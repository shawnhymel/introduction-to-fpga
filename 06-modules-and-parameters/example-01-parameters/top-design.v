==> flow/design.v <==
module top_design (
    input           clk,
    input           rst_btn,
    output  [1:0]   led          
);
    wire rst;
    assign rst = ~rst_btn;
    clock_divider div_1 (
        .clk(clk), 
        .rst(rst), 
        .out(led[0])
    );
    defparam div_1.COUNT_WIDTH  = 32;
    defparam div_1.MAX_COUNT    = 1500000 - 1;
    clock_divider div_2 (
        .clk(clk),
        .rst(rst),
        .out(led[1])
    );
endmodule
module clock_divider #(
    parameter                   COUNT_WIDTH = 24,
    parameter [COUNT_WIDTH:0]   MAX_COUNT   = 6000000 - 1
) (
    input       clk,
    input       rst,
    output  reg out    
);
    wire rst;
    reg div_clk;
    reg [COUNT_WIDTH:0] count;
    always @ (posedge clk or posedge rst) begin
        if (rst == 1'b1) begin
            count <= 0;
            out <= 0;
        end else if (count == MAX_COUNT) begin
            count <= 0;
            out <= ~out;
        end else begin
            count <= count + 1;
        end
    end
endmodule
======== Reports on top_design ========
The steps from the RTL of top_design to its reports follow in flow order.
Lines are those of the file above, counted from 1.
Cell names lack the library's common part.
The mark - stands for no value.
inputs
  design top .............................. top_design
  clock port .............................. clk
  cell library ............................ sky130hd
  corner .................................. tt_025C_1v80

======== Word-level counts ========
Source: Yosys, flattened and elaborated, memories not mapped. Widths are those after wreduce; folded enables and synchronous resets count as part of the registers. Registers that Yosys merges into a memory's read port (data or address) are not register bits. Print and check cells do not count. Equal cells are merged and count once.
word-level totals
  register bits ........................... 60
  input bits .............................. 2
  output and inout bits ................... 2
  word-level cells ........................ 12
operators by class
  add/sub/neg operators ................... 2
  equal/unequal tests ..................... 2
  mux-type cells .......................... 2
  bitwise operators ....................... 2
operators with widths
  kind                                                              count
  33-bit by 1-bit adder with 33-bit output with constant B          1
  33-bit by 21-bit equality test with 1-bit output with constant B  1
  33-bit two-way mux                                                1
  25-bit by 1-bit adder with 25-bit output with constant B          1
  25-bit by 23-bit equality test with 1-bit output with constant B  1
  25-bit two-way mux                                                1
  1-bit inverter                                                    2

======== Logic depth ========
Yosys ltp: most cells in a row. Word level: on the elaborated netlist, between registers, memories and ports. Mapped: between sequential cells and ports; inverters and the memories' decode and read muxes count.
depth
  depth in word-level cells ............... 2
  ABC_AREA ................................ 0
  depth in mapped cells ................... 6
  mapped depth without buffers ............ 5

======== Mapped cells and area ========
The flow's flattened synthesis, as Yosys stat reports it; memories are mapped. The netlist is that of the ABC_AREA named above (0 if unset); the other value can give another one.
The area totals of this step are shown rounded.
mapped netlist
  standard cells after synthesis .......... 309
  cell area after synthesis ............... 3000 sq um
  sequential area ......................... 1500 sq um
  mapped flip-flops ....................... 60
cell types
  type      count
  dfrtp_1   60
  xor2_1    21
  xnor2_1   20
  nand4_1   22
  nor4_1    18
  nand3_1   22
  nand2_1   26
  nor3_1    14
  and3_1    10
  nor2_1    16
  and4_1    6
  or3_1     7
  a21oi_1   8
  o21ai_0   8
  nor4b_1   4
  mux2i_1   3
  clkbuf_1  7
  ha_1      2
Not listed: further types 20, cells in them 35.
The figures by module come from a second, unflattened synthesis with its own total; it is not the netlist above.
second synthesis, totals
  cells (unflattened synthesis) ........... 290
  area total of the unflattened synthesis .. 3000 sq um
Rows give one instance, submodules left out.
by module
  module         times used  cells  area (sq um)
  clock_divider  1           168    1700
  clock_divider  1           121    1300
  top_design     1           1      3.8

======== Worst setup path after synthesis ========
Path of least setup slack by OpenSTA after synthesis, without wires, with an ideal clock, recovery checks aside; 20% of the period is set as input and as output delay. Where synthesis merged equal registers, the netlist keeps one of their names.
path after synthesis
  path kind ............................... flip-flop to flip-flop
  start point ............................. register div_1.count[0]
  end point ............................... register div_1.count[14]
  clock period ............................ 2040 ps
  library setup time ...................... 69 ps
  time at the first pin ................... 0 ps
  arrival ................................. 1901 ps
  data required time ...................... 1971 ps
  path slack .............................. 71 ps
  delay of the path ....................... 1970 ps
  stages .................................. 7
  synthesis period reached ................ 1969 ps
"delay of the path" = arrival - input delay + setup time.
"stages": output pins that drive a net of the path, with the launching flip-flop's if there is one; two outputs of one cell count as two.
"synthesis period reached" = period - worst setup slack (recovery checks aside). The figure is calculated, with input and output delays left at 20% of the set period.
The rows between start and end are the longest chain of elaborated cells between them; the timing report does not say that the signal goes this way. Where chains are equally long, one stands for them.
Each line given opens the expression or statement behind the cell; cells for indexed reads and writes are added by Yosys, which also makes memories of some case tables.
A register here has more assigning lines than the two given.
on the way, after synthesis
  cell sequence ........................... dfrtp_1 -> ha_1 -> nand3_1 -> or2_2 -> clkbuf_1 -> or4b_2 -> nand3_1
  cells in the longest elaborated chain ... 2
RTL lines, path after synthesis
  element                                   line  text
  from (decl)                               31    reg [COUNT_WIDTH:0] count;
  from (assign)                             34    count <= 0;
  from (assign)                             40    count <= count + 1;
  33-bit by 1-bit adder with 33-bit output  40
  33-bit two-way mux                        36    end else if (count == MAX_COUNT) begin
  to (assign)                               37    count <= 0;
  to (assign)                               40
  to (decl)                                 31

======== Path in the finished layout ========
Path of least setup slack in the final report of run 2 (OpenROAD, finished layout, wires in). Where an end is a register, its clock arrival counts in the times.
The report prints the path's times to 10 ps; the period is as set.
path after layout
  path kind ............................... flip-flop to flip-flop
  start point ............................. register div_1.count[10]
  end point ............................... register div_1.out
  clock period ............................ 3690 ps
  library setup time ...................... 140 ps
  time at the first pin ................... 320 ps
  arrival ................................. 2330 ps
  data required time ...................... 3880 ps
  path slack .............................. 1540 ps
  stages .................................. 5
The rows between start and end are the longest chain of elaborated cells between them; the timing report does not say that the signal goes this way. Where chains are equally long, one stands for them.
A register here has more assigning lines than the two given.
on the way, after layout
  cell sequence ........................... dfrtp_1 -> or4_1 -> or4_4 -> nor3_4 -> xor2_1
  cells in the longest elaborated chain ... 1
RTL lines, path after layout
  element                                           line  text
  from (decl)                                       31    reg [COUNT_WIDTH:0] count;
  from (assign)                                     34    count <= 0;
  from (assign)                                     40    count <= count + 1;
  33-bit by 21-bit equality test with 1-bit output  36    end else if (count == MAX_COUNT) begin
  to (assign)                                       35    out <= 0;
  to (assign)                                       38    out <= ~out;
  to (decl)                                         27    output  reg out

Settings and measured results of 2 stored flow runs for module top_design (sky130hd), not sorted in any way. The constraints put input and output delay at 20% of the set period each and load the outputs with 0.01 pF.
"reached clock period": clock period set for the run, less the worst setup slack. It is reckoned from that one timing run; input and output delays stay at 20% of the period that was set.
"time of the worst setup path" = time allowed to the worst setup path (clock period - input delay - output delay, where it has them) - its slack; a late launch clock adds to it, a late capture clock takes from it.
"power consumption" is the tool's figure for a default switching activity; nothing was simulated.
"time of the worst setup path" is given in steps of 10 ps.
The measured numbers are rounded.

---- run 1 ----
settings
  period_ns = 1.8
  CORE_UTILIZATION = 70
  PLACE_DENSITY = 0.92
  CORE_ASPECT_RATIO = 0.51
  CELL_PAD_IN_SITES_GLOBAL_PLACEMENT = 3
  TNS_END_PERCENT = 100
  GPL_TIMING_DRIVEN = 0
  CTS_CLUSTER_SIZE = 87
  CAP_MARGIN = 15
  MIN_ROUTING_LAYER = met2
  CORE_MARGIN = 2
  SLEW_MARGIN = 20
results
  unfinished; error GPL-0301 in placement

---- run 2 ----
settings
  period_ns = 3.69
  CORE_UTILIZATION = 20
  PLACE_DENSITY_LB_ADDON = 0.19
  CORE_MARGIN = 3
  CELL_PAD_IN_SITES_GLOBAL_PLACEMENT = 1
  TNS_END_PERCENT = 85
  ABC_AREA = 0
  MIN_ROUTING_LAYER = met1
  CAP_MARGIN = 20
  SLEW_MARGIN = 20
results
  cell area after synthesis ............... 3000 sq um
  area of the die ......................... 17000 sq um
  standard-cell area after layout ......... 3600 sq um
  post-route utilization .................. 24 %
  worst setup slack after layout .......... 1500 ps
  post-route setup TNS .................... 0 ps
  power consumption ....................... 0.0015 W
  reached clock period .................... 2147 ps
  time of the worst setup path ............ 2150 ps
  class of the worst setup path ........... flip-flop to flip-flop
